==> flow/design.v <==
`timescale 1ns / 1ps
module Handicapped_Parking_counter #(parameter maximum=5,minimum=0)(input clk,reset,entry,exit,output reg [4:0] slots);
reg entry_prev, exit_prev;
always @(posedge clk or posedge reset) begin
    if(reset)begin
        slots<=maximum;
        entry_prev<=0;
        exit_prev<=0;
    end   
    else begin
        if(exit && !exit_prev && slots < maximum) 
                slots<= slots+1;
         if (entry && !entry_prev && slots > minimum)
            slots<= slots-1;
        entry_prev<=entry;
        exit_prev<=exit;
    end
end
endmodule 
# Tool chain data of Handicapped_Parking_counter
# What the tools print for Handicapped_Parking_counter, step after step.
# Line numbers count from 1 in the design file above.
# Operators carry their Yosys type and port widths (W data, S select, Z words).
# The mark - stands for no value.
# setup
top_module	Handicapped_Parking_counter
clock	clk
lib	sky130hd
pvt_corner	tt_025C_1v80

# Word level
# Counts by Yosys on the flattened word-level netlist (proc, flatten, opt, wreduce; memories kept). Register bits leave out memories and registers merged into their read ports (data or address). Print and check cells are left out. Cells with the same type and inputs are merged into one.
# bits
wordCells	16
ff_bits	7
in_bits	4
out_inout_bits	5
# classes
mux	2
reduce_and_logical	7
n_cmp	2
add_sub_neg	2
# ops
op	n
$mux W5	2
$add A5 B1 Y5 const B	1
$sub A5 B1 Y5 const B	1
$gt A5 B1 Y1 const B	1
$lt A5 B3 Y1 const B	1
$logic_and A1 B1 Y1	4
$logic_not A1 Y1	2
$reduce_bool A2 Y1	1

# Logic depth
# Yosys ltp: most cells in a row. Word level: on the elaborated netlist, between registers, memories and ports. Mapped: between sequential cells and ports; inverters and the memories' decode and read muxes count.
# logic_depth
word_depth	5
ABC_AREA	1
depth_mapped	11
depth_no_buf	11

# Synthesis result
# Source: synth_stat.txt of the flow (Yosys; design flattened, memories mapped). It holds for the ABC_AREA given above (unset counts as 0); a run with the other value may have another netlist.
# The area totals of this step are shown rounded.
# mapped
cell_count	54
seqArea_um2	180
area_um2	470
ffs	7
buf_cells	0
# types
cell	n	type_area_um2
sky130_fd_sc_hd__dfrtp_1	5	125.12
sky130_fd_sc_hd__dfstp_2	2	52.55
sky130_fd_sc_hd__ha_1	3	37.536
sky130_fd_sc_hd__inv_1	10	37.536
sky130_fd_sc_hd__nand2_1	9	33.782
sky130_fd_sc_hd__nand2_4	2	22.522
sky130_fd_sc_hd__fa_1	1	20.019
sky130_fd_sc_hd__nand3_1	4	20.019
sky130_fd_sc_hd__nand3_2	2	20.019
sky130_fd_sc_hd__xor2_1	2	17.517
sky130_fd_sc_hd__nor2_2	2	12.512
sky130_fd_sc_hd__nor2_1	3	11.261
sky130_fd_sc_hd__nor2_4	1	11.261
sky130_fd_sc_hd__a21oi_1	2	10.01
sky130_fd_sc_hd__o21ai_1	2	10.01
sky130_fd_sc_hd__xnor2_1	1	8.758
sky130_fd_sc_hd__nand2_2	1	6.256
sky130_fd_sc_hd__nand4_1	1	6.256
sky130_fd_sc_hd__inv_2	1	3.754

# Timing after synthesis
# Source: OpenSTA report_checks on the synthesized netlist (no wires, ideal clock, input and output delay 20% of the period each), path of least setup slack; recovery checks are left aside. Register names are those of the netlist, which keeps one name where synthesis merged equal registers.
# synth_path
kind	register to register
startpoint	reg slots[3]
endpoint	reg slots[3]
t_arrival_ps	1654
required_ps	2073
stages	11
slack_ps	419
path_delay_ps	1771
t_first_pin_ps	0
tclk_ps	2190
path_buffers	0
setup_ps	117
synth_period_reached_ps	1771
# "path_delay_ps" is the arrival time less input delay plus setup time.
# "stages": output pins that drive a net of the path, with the launching flip-flop's if there is one; two outputs of one cell count as two.
# "synth_period_reached_ps" is the clock period less the worst setup slack; recovery checks do not enter. This is arithmetic on one report: input and output delays are still those of the set period (20% each).
# The rows between start and end are the longest chain of elaborated cells between them; the timing report does not say that the signal goes this way. Where chains are equally long, one stands for them.
# A line is the first line of the expression or statement that the cell stems from. Yosys adds cells for indexed reads and writes and turns some case tables into memories.
# At most two assigning lines are given for a register; there are more.
# synth_between
cell_sequence	sky130_fd_sc_hd__dfrtp_1 sky130_fd_sc_hd__nor2_1 sky130_fd_sc_hd__nand3_2 sky130_fd_sc_hd__nand2_4 sky130_fd_sc_hd__inv_1 sky130_fd_sc_hd__ha_1 sky130_fd_sc_hd__a21oi_1 sky130_fd_sc_hd__nand2_1 sky130_fd_sc_hd__xor2_1 sky130_fd_sc_hd__nand2_1 sky130_fd_sc_hd__nand2_1
elab_chain_cells	4
cells_between	9
cone_lines	4
classes_between	2 x add/sub; 2 x compare; 2 x mux; 3 x reduce/logical
# synth_rtl
item	line_no	source
from (decl)	2	module Handicapped_Parking_counter #(parameter maximum=5,minimum=0)(input clk,reset,entry,exit,output reg [4:0 ...
from (assign)	6	slots<=maximum;
from (assign)	12	slots<= slots+1;
$lt A5 B3 Y1	11	if(exit && !exit_prev && slots < maximum)
$logic_and A1 B1 Y1	11
$mux W5	11
$mux W5	13	if (entry && !entry_prev && slots > minimum)
to (assign)	12
to (assign)	14	slots<= slots-1;
to (decl)	2

# Timing after layout
# From the final timing report of entry B: the path of least setup slack in the routed layout; clock arrival at registers is part of the times.
# The report prints the path's times to 10 ps; the period is as set.
# layout_path
kind	register to register
startpoint	reg slots[0]
endpoint	reg slots[4]
required_ps	1580
t_first_pin_ps	230
slack_ps	-260
path_buffers	1
stages	10
setup_ps	110
tclk_ps	1470
t_arrival_ps	1840
# The rows between start and end are the longest chain of elaborated cells between them; the timing report does not say that the signal goes this way. Where chains are equally long, one stands for them.
# At most two assigning lines are given for a register; there are more.
# layout_between
cell_sequence	sky130_fd_sc_hd__dfstp_2 sky130_fd_sc_hd__buf_6 sky130_fd_sc_hd__inv_1 sky130_fd_sc_hd__fa_2 sky130_fd_sc_hd__inv_2 sky130_fd_sc_hd__nand3_2 sky130_fd_sc_hd__nand4_1 sky130_fd_sc_hd__nand2_1 sky130_fd_sc_hd__nand2_1 sky130_fd_sc_hd__nand2_1
elab_chain_cells	4
cells_between	9
cone_lines	4
classes_between	2 x add/sub; 2 x compare; 2 x mux; 3 x reduce/logical
# layout_rtl
item	line_no	source
from (decl)	2	module Handicapped_Parking_counter #(parameter maximum=5,minimum=0)(input clk,reset,entry,exit,output reg [4:0 ...
from (assign)	6	slots<=maximum;
from (assign)	12	slots<= slots+1;
$lt A5 B3 Y1	11	if(exit && !exit_prev && slots < maximum)
$logic_and A1 B1 Y1	11
$mux W5	11
$mux W5	13	if (entry && !entry_prev && slots > minimum)
to (assign)	12
to (assign)	14	slots<= slots-1;
to (decl)	2

# Stored flow runs of Handicapped_Parking_counter (2 of them; Yosys, OpenROAD, sky130hd). They differ in their settings and are not a sequence. Constraints: input delay and output delay 20% of the set period each, output load 0.01 pF.
# "clock_period_reached_ps" = clock period - worst setup slack. The figure is calculated, with input and output delays left at 20% of the set period.
# Values from the reports are rounded here.
# A setting shown as -- is not set for that run.
# A result given as -- is not shown for that run.
run	period_ns	CORE_UTILIZATION	PLACE_DENSITY_LB_ADDON	CORE_MARGIN	CELL_PAD_IN_SITES_DETAIL_PLACEMENT	CTS_CLUSTER_DIAMETER	MIN_ROUTING_LAYER	MAX_ROUTING_LAYER	CAP_MARGIN	SLEW_MARGIN	CORE_ASPECT_RATIO	ABC_AREA	GPL_TIMING_DRIVEN	GPL_ROUTABILITY_DRIVEN	post_route_util_frac	ws_setup_ps	final_die_area_um2	clock_period_reached_ps	synth_chip_area_um2
entry A	1.88	66	0.2	4	0	40	met1	met5	20	20	--	--	--	--	--	--	--	--	--
entry B	1.47	17	0.22	2	2	116	--	--	20	25	1.62	1	0	1	0.31	-260	3200	1726	470
# Entry A: did not finish, floorplanning stopped with PDN-0185
